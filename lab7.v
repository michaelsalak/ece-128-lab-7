==> flow/design.v <==
`timescale 1ns / 1ps
module sequenceMoore(input clk, rst, in, output reg z);  
parameter S0 = 0, S1 = 1, S2 = 2, S3 = 3, S4 = 4;    
reg [2:0] PS,NS;
always @(posedge clk or negedge rst) begin
    if(!rst)
        PS <= S0;
    else
        PS <= NS;
end
always @(*) begin    
    z = 0;
    case(PS)
        S0: NS = in ? S1 : S0;   
        S1: NS = in ? S2 : S0;   
        S2: NS = in ? S2 : S3;   
        S3: NS = in ? S1 : S4;   
        S4: begin  
            NS = in ? S1 : S0;   
            z = 1;
        end   
    endcase
end
endmodule
module sequenceMealy(input clk, rst, in, output reg z);  
parameter S0 = 0, S1 = 1, S2 = 2, S3 = 3;
reg [1:0] PS,NS;
always @(posedge clk or negedge rst) begin
    if(!rst)
        PS <= S0;
    else
        PS <= NS;
end
always @(*) begin    
    z = 0;
    case(PS)
        S0: NS = in ? S1 : S0;   
        S1: NS = in ? S2 : S0;   
        S2: NS = in ? S2 : S3;   
        S3: begin   
            NS = in ? S1 : S0;   
            z = in;  
        end
    endcase
end
endmodule
module upCounter(input clk, rst, output reg [11:0]bin_count);
wire done;
clk_div delay(.clk(clk), .rst(rst), .done(done));   
always @(posedge clk or negedge rst) begin
    if(!rst) begin
        bin_count <= 0;
    end else begin
        if(done)     
            bin_count <= bin_count + 1;
    end
end
endmodule
module clk_div(input clk, rst, output reg done);
    reg [20:0]count;     
    always @(posedge clk or negedge rst) begin
        if(!rst) begin
            count <= 0;
            done <= 0;
        end else begin
            if(&count) begin    
                count <= 0;
                done <= 1;
            end else begin
                count <= count + 1;
                done <= 0;
            end
        end
    end
endmodule
module BCDconv(input clk, en, rst, input [11:0]bin_in, 
               output reg [15:0]bcd_out, output reg done);
parameter IDLE = 2'b00;
parameter ADD = 2'b01;
parameter SHIFT = 2'b10;
parameter DONE = 2'b11;
reg [27:0]shift_reg;    
reg [3:0]shift_idx;     
reg [1:0]state;        
always @(posedge clk or negedge rst) begin
    if(!rst) begin   
        done <= 0;
        bcd_out <= 0;
        shift_reg <= 0;
        shift_idx <= 0;
        state <= IDLE;
    end else begin
        case(state)
            IDLE: begin
                done <= 0;
                if(en) begin
                    shift_idx <= 0;
                    shift_reg <= {16'b0, bin_in};    
                    state <= SHIFT;
                end
            end
            ADD: begin
                if(en) begin
                    if(shift_reg[27:24] > 4)
                        shift_reg[27:24] <= shift_reg[27:24] + 3;
                    if(shift_reg[23:20] > 4)
                        shift_reg[23:20] <= shift_reg[23:20] + 3;
                    if(shift_reg[19:16] > 4)
                        shift_reg[19:16] <= shift_reg[19:16] + 3;
                    if(shift_reg[15:12] > 4)
                        shift_reg[15:12] <= shift_reg[15:12] + 3;
                    state <= SHIFT;
                end
            end
            SHIFT: begin  
                if(en) begin     
                    shift_reg <= shift_reg << 1;   
                    shift_idx <= shift_idx + 1;    
                    if(shift_idx == 11)
                        state <= DONE;
                    else
                        state <= ADD;
                end
            end
            DONE: begin
                bcd_out <= shift_reg[27:12];     
                done <= 1;
                state <= IDLE;    
            end
        endcase
    end
end
endmodule
module display(input clk, rst, output dp,a,b,c,d,e,f,g, output [3:0]anode);
reg [15:0]bcd_val;   
reg en;
wire [11:0]bin_in;
wire [15:0]bcd_out;
wire done;
upCounter counter(.clk(clk), .rst(rst), .bin_count(bin_in));
BCDconv conv(.clk(clk), .en(en), .rst(rst), .bin_in(bin_in), .bcd_out(bcd_out),
             .done(done));
multi_display seg_display(.clk(clk), .bcd_in(bcd_val), .anode(anode), .dp(dp),
                          .a(a),.b(b),.c(c),.d(d),.e(e),.f(f),.g(g));
always @(posedge clk or negedge rst) begin
    if(!rst) begin
        bcd_val <= 0;
        en <= 1;
    end else begin
        if(done) begin
            en <= 0;
            bcd_val <= bcd_out;  
        end else
            en <= 1;
    end
end
endmodule
module multi_display(input clk, input [15:0]bcd_in, 
                     output [3:0]anode, output dp,a,b,c,d,e,f,g);
wire [3:0] val;
anodeGen digit(.clk(clk), .bcd_in(bcd_in), .anode(anode), .val(val));
segConv seg(.num(val),.dp(dp),.a(a),.b(b),.c(c),.d(d),.e(e),.f(f),.g(g));
endmodule
module anodeGen(input clk, input [15:0]bcd_in, output reg [3:0]anode, 
                output reg [3:0] val);
reg [9:0] count = 0; 
initial begin
    anode <= 4'b1110;  
    val <= 4'b0000;
    count <= 0;
end
always @(posedge clk) begin
    count <= count + 1;
    if(count == 1023) begin    
        anode <= {anode[0],anode[3:1]};	 
        count <= 0;   
    end
    case(anode)
        4'b1110: val <= bcd_in[3:0];
        4'b1101: val <= bcd_in[7:4];
        4'b1011: val <= bcd_in[11:8];
        4'b0111: val <= bcd_in[15:12];
    endcase
end
endmodule
module segConv(input [3:0]num, output reg dp,a,b,c,d,e,f,g);
always @(*) begin
    dp = 1'b1;    
    case(num)    
        4'b0000: {a,b,c,d,e,f,g} = 7'b0000001;
        4'b0001: {a,b,c,d,e,f,g} = 7'b1001111;
        4'b0010: {a,b,c,d,e,f,g} = 7'b0010010;
        4'b0011: {a,b,c,d,e,f,g} = 7'b0000110;
        4'b0100: {a,b,c,d,e,f,g} = 7'b1001100;
        4'b0101: {a,b,c,d,e,f,g} = 7'b0100100;
        4'b0110: {a,b,c,d,e,f,g} = 7'b0100000;
        4'b0111: {a,b,c,d,e,f,g} = 7'b0001111;
        4'b1000: {a,b,c,d,e,f,g} = 7'b0000000;
        4'b1001: {a,b,c,d,e,f,g} = 7'b0001100;
        default: {a,b,c,d,e,f,g} = 7'b1111111;
    endcase
end
endmodule
======== Step by step through the tools: display ========
What the tools print for display, step after step.
Line numbers count from 1 in the design file above.
Operators carry their Yosys type and port widths (W data, S select, Z words).
The mark - stands for no value.
inputs
  design top .............................. display
  clock input ............................. clk
  standard-cell library ................... sky130hd
  library corner .......................... tt_025C_1v80

======== Word-level counts ========
Counts by Yosys on the flattened word-level netlist (proc, flatten, opt, wreduce; memories kept). Register bits leave out memories and registers merged into their read ports (data or address). Print and check cells are left out. Cells with the same type and inputs are merged into one.
Memory sizes are those after Yosys's memory passes, which may raise the word count (mostly to a power of two), join words into wider ones and drop unused or constant bits.
operators by class
  $add $sub $neg .......................... 8
  $lt $le $gt $ge ......................... 4
  equal/unequal tests ..................... 17
  muxes and demuxes ....................... 31
  reduce/logical cells .................... 14
operators with widths
  operator                 number
  $mux W4                  14
  $pmux W4 S3              4
  $pmux W12 S2             1
  $mux W12                 2
  $add A21 B1 Y21 const B  1
  $reduce_and A21 Y1       1
  $mux W21                 1
  $reduce_and A5 Y1        4
  $add A4 B2 Y4 const B    4
  $gt A4 B3 Y1 const B     4
  $eq A4 B4 Y1 const B     4
  $pmux W4 S4              1
  $add A12 B1 Y12 const B  1
  $add A10 B1 Y10 const B  1
  $eq A10 B10 Y1 const B   1
  $ne A2 B1 Y1 const B     5
  $reduce_bool A4 Y1       2
  $pmux W4 S2              1
  $ne A2 B2 Y1 const B     3
  $reduce_and A3 Y1        2
  $pmux W2 S3              1
  $mux W2                  3
  $eq A2 B2 Y1 const B     2
  $reduce_bool A2 Y1       2
  $add A4 B1 Y4 const B    1
  $eq A4 B3 Y1 const B     1
  $reduce_bool A3 Y1       1
  $eq A2 B1 Y1 const B     1
Other operator kinds: 4; their cells: 5.
word-level totals
  register bits ........................... 120
  ROM bits ................................ 112
  memories ................................ 1
  bits of input ports ..................... 2
  output and inout bits ................... 12
  elaborated cells ........................ 92
memory list
  name             depth  width  rd ports  write ports  RTL line  RTL
  (no name shown)  16     7      1         0            189       case(num)

======== Longest topological paths ========
Longest topological path by Yosys (ltp), each cell counted once; first at word level (registers and memories cut), then after technology mapping (sequential cells cut; the memories' decode and read muxes count).
logic depth
  depth in word-level cells ............... 4
  ABC_AREA ................................ 0
  gate-level depth with buffers ........... 6
  depth with buffers taken out ............ 6

======== Netlist ========
The flow's flattened synthesis, as Yosys stat reports it; memories are mapped. The netlist is that of the ABC_AREA named above (0 if unset); the other value can give another one.
The area totals of this step are shown rounded.
cells by type
  type                       number  area in all (µm²)
  sky130_fd_sc_hd__dfrtp_1   102     2.55E+03
  sky130_fd_sc_hd__mux2_2    33      371.606
  sky130_fd_sc_hd__edfxtp_1  8       240.23
  sky130_fd_sc_hd__xnor2_1   26      227.718
  sky130_fd_sc_hd__o21ai_0   41      205.197
  sky130_fd_sc_hd__dfxtp_1   10      200.192
  sky130_fd_sc_hd__nand2_1   44      165.158
  sky130_fd_sc_hd__ha_1      13      162.656
  sky130_fd_sc_hd__nor2_1    41      153.898
  sky130_fd_sc_hd__mux2i_1   13      130.125
  sky130_fd_sc_hd__nand3_1   19      95.091
  sky130_fd_sc_hd__a21oi_1   18      90.086
  sky130_fd_sc_hd__inv_1     22      82.579
  sky130_fd_sc_hd__xor2_1    9       78.826
  sky130_fd_sc_hd__nor2b_1   11      68.816
  sky130_fd_sc_hd__nand2b_1  10      62.56
  sky130_fd_sc_hd__a22oi_1   8       60.058
  sky130_fd_sc_hd__clkbuf_1  15      56.304
Other cell types: 30; their cells: 71.
synthesis totals
  cell count .............................. 514
  synthesis area .......................... 5580 µm²
  sequential area ......................... 3050 µm²
  flip-flop cells ......................... 122
  buffer cells ............................ 19
By module: a second synthesis without flattening, with its own total; a netlist apart from the flattened one above.
unflattened totals
  cells (unflattened synthesis) ........... 522
  area total of the unflattened synthesis .. 5930 µm²
Each row is one instance without its submodules.
modules
  module         instances  cells  area (µm²)  sequential area (µm²)
  BCDconv        1          232    2570        1330
  clk_div        1          93     1010        551
  anodeGen       1          81     868         440
  display        1          36     676         427
  upCounter      1          44     542         300
  segConv        1          36     253         0.0
  multi_display  1          0      0.0         0.0

======== Worst setup path after synthesis ========
Path of least setup slack by OpenSTA after synthesis, without wires, with an ideal clock, recovery checks aside; 20% of the period is set as input and as output delay. Where synthesis merged equal registers, the netlist keeps one of their names.
timing path after synthesis
  path type ............................... register to output
  start point ............................. reg seg_display.digit.val[1]
  end point ............................... out d
  clock period ............................ 3.99 ns
  external output delay ................... 0.798 ns
  launch time at the first pin ............ 0.000 ns
  arrival ................................. 1.100 ns
  data required time ...................... 3.192 ns
  slack ................................... 2.092 ns
  path delay .............................. 1.100 ns
  stages on the path ...................... 6
  buffers on the path ..................... 0
  period reached after synthesis .......... 1.898 ns
"path delay" is the arrival time less input delay plus setup time.
A path that ends at an output port has no setup time.
"stages on the path": output pins that drive a net of the path, with the launching flip-flop's if there is one; two outputs of one cell count as two.
"period reached after synthesis" is the clock period less the worst setup slack; recovery checks do not enter. This is arithmetic on one report: input and output delays are still those of the set period (20% each).
The rows between start and end are the longest chain of elaborated cells between them; the timing report does not say that the signal goes this way. Where chains are equally long, one stands for them.
A line is the first line of the expression or statement that the cell stems from. Yosys adds cells for indexed reads and writes and turns some case tables into memories.
A memory read counts as a cell of the chain, while the word-level depth stops at memories.
A register here has more assigning lines than the two given.
on the way, after synthesis
  path through ............................ sky130_fd_sc_hd__edfxtp_1 -> sky130_fd_sc_hd__inv_1 -> sky130_fd_sc_hd__ha_1 -> sky130_fd_sc_hd__nand2_1 -> sky130_fd_sc_hd__o21ai_0 -> sky130_fd_sc_hd__o21ai_0
  length of the longest elaborated chain .. 1
  elaborated cells on any way between the ends .. 1
  source lines of those cells ............. 1
  those cells by class .................... 1 x memory
ends and longest elaborated chain, after synthesis
  element             RTL line  RTL
  start: declaration  165       output reg [3:0] val);
  start: assignment   179       4'b1110: val <= bcd_in[3:0];
  start: assignment   180       4'b1101: val <= bcd_in[7:4];
  $mem_v2 Z16 W7      189       case(num)
  end: declaration    134       module display(input clk, rst, output dp,a,b,c,d,e,f,g, output [3:0]anode);

======== Worst path after layout ========
Path of least setup slack in the final report of run 1 (OpenROAD, finished layout, wires in). Where an end is a register, its clock arrival counts in the times.
timing path after layout
  path type ............................... register to output
  start point ............................. reg seg_display.digit.val[0]
  end point ............................... out c
  clock period ............................ 1.84 ns
  external output delay ................... 0.37 ns
  launch time at the first pin ............ 0.52 ns
  arrival ................................. 1.67 ns
  data required time ...................... 1.47 ns
  slack ................................... -0.20 ns
  stages on the path ...................... 6
  buffers on the path ..................... 1
The rows between start and end are the longest chain of elaborated cells between them; the timing report does not say that the signal goes this way. Where chains are equally long, one stands for them.
A memory read counts as a cell of the chain, while the word-level depth stops at memories.
A register here has more assigning lines than the two given.
on the way, after layout
  path through ............................ sky130_fd_sc_hd__edfxtp_1 -> sky130_fd_sc_hd__inv_2 -> sky130_fd_sc_hd__ha_2 -> sky130_fd_sc_hd__nand2b_1 -> sky130_fd_sc_hd__o21ai_1 -> sky130_fd_sc_hd__buf_2
  length of the longest elaborated chain .. 1
  elaborated cells on any way between the ends .. 1
  source lines of those cells ............. 1
  those cells by class .................... 1 x memory
ends and longest elaborated chain, after layout
  element             RTL line  RTL
  start: declaration  165       output reg [3:0] val);
  start: assignment   179       4'b1110: val <= bcd_in[3:0];
  start: assignment   180       4'b1101: val <= bcd_in[7:4];
  $mem_v2 Z16 W7      189       case(num)
  end: declaration    134       module display(input clk, rst, output dp,a,b,c,d,e,f,g, output [3:0]anode);

Below are 2 stored runs of the flow (Yosys, OpenROAD; platform sky130hd) on display, each with its settings and what was measured, unordered. Constraints: input delay and output delay 20% of the set period each, output load 0.01 pF.
"clock period reached": clock period set for the run, less the worst setup slack. It is reckoned from that one timing run; input and output delays stay at 20% of the period that was set.
By "power consumption" is meant OpenSTA's value without simulated activity: inputs other than the clock are taken to toggle once in ten clock periods, and the tool carries that through the logic.
Measured values are rounded.

======== run 1 ========
==> flow/run.sh <==
#!/bin/bash
# the make line also repeats the synthesis and layout settings of config.mk as NAME=value (left out here)
make -C /OpenROAD-flow-scripts/flow DESIGN_CONFIG=/design/flow/config.mk WORK_HOME=/design/flow/orfs CLKGATE_MAP_FILE= finish
==> flow/config.mk <==
export PLATFORM = sky130hd
export DESIGN_NAME = display
export DESIGN_NICKNAME = display
export VERILOG_FILES = /design/flow/design.v
export SDC_FILE = /design/flow/constraint.sdc
export NUM_CORES = 4
export LEC_CHECK = 0
export ABC_AREA = 0
export CAP_MARGIN = 20
export CORE_MARGIN = 2
export CORE_UTILIZATION = 62
export CTS_CLUSTER_DIAMETER = 268
export CTS_CLUSTER_SIZE = 10
export GPL_ROUTABILITY_DRIVEN = 0
export SLEW_MARGIN = 5
==> flow/constraint.sdc <==
create_clock -name core_clock -period 1.84 [get_ports {clk}]
set_input_delay 0.3680 -clock core_clock [delete_from_list [all_inputs] [get_ports {clk}]]
set_output_delay 0.3680 -clock core_clock [all_outputs]
set_load 0.01 [all_outputs]

-------- measured, run 1 --------
  synthesized cell area ................... 5580 µm²
  lowest setup slack ...................... -0.202 ns
  standard-cell area of the final layout .. 6720 µm²
  utilization after layout ................ 77.0 %
  power consumption ....................... 5.91 mW
  clock period reached .................... 2.042 ns
  total die area .......................... 9780 µm²
  summed negative setup slack ............. -1.11 ns

======== run 2 ========
==> flow/run.sh <==
#!/bin/bash
# the make line also repeats the synthesis and layout settings of config.mk as NAME=value (left out here)
make -C /OpenROAD-flow-scripts/flow DESIGN_CONFIG=/design/flow/config.mk WORK_HOME=/design/flow/orfs CLKGATE_MAP_FILE= finish
==> flow/config.mk <==
export PLATFORM = sky130hd
export DESIGN_NAME = display
export DESIGN_NICKNAME = display
export VERILOG_FILES = /design/flow/design.v
export SDC_FILE = /design/flow/constraint.sdc
export NUM_CORES = 4
export LEC_CHECK = 0
export CAP_MARGIN = 20
export CORE_ASPECT_RATIO = 0.84
export CORE_MARGIN = 2
export CORE_UTILIZATION = 35
export CTS_CLUSTER_SIZE = 72
export GPL_ROUTABILITY_DRIVEN = 0
export GPL_TIMING_DRIVEN = 1
export MAX_ROUTING_LAYER = met4
export MIN_ROUTING_LAYER = met2
export PLACE_DENSITY_LB_ADDON = 0.1
export SETUP_SLACK_MARGIN = 0.33
export SLEW_MARGIN = 5
==> flow/constraint.sdc <==
create_clock -name core_clock -period 3.89 [get_ports {clk}]
set_input_delay 0.7780 -clock core_clock [delete_from_list [all_inputs] [get_ports {clk}]]
set_output_delay 0.7780 -clock core_clock [all_outputs]
set_load 0.01 [all_outputs]

-------- measured, run 2 --------
  synthesized cell area ................... 5580 µm²
  lowest setup slack ...................... 1.05 ns
  standard-cell area of the final layout .. 6530 µm²
  utilization after layout ................ 41.7 %
  power consumption ....................... 2.92 mW
  clock period reached .................... 2.845 ns
  total die area .......................... 17000 µm²
  summed negative setup slack ............. 0.000 ns
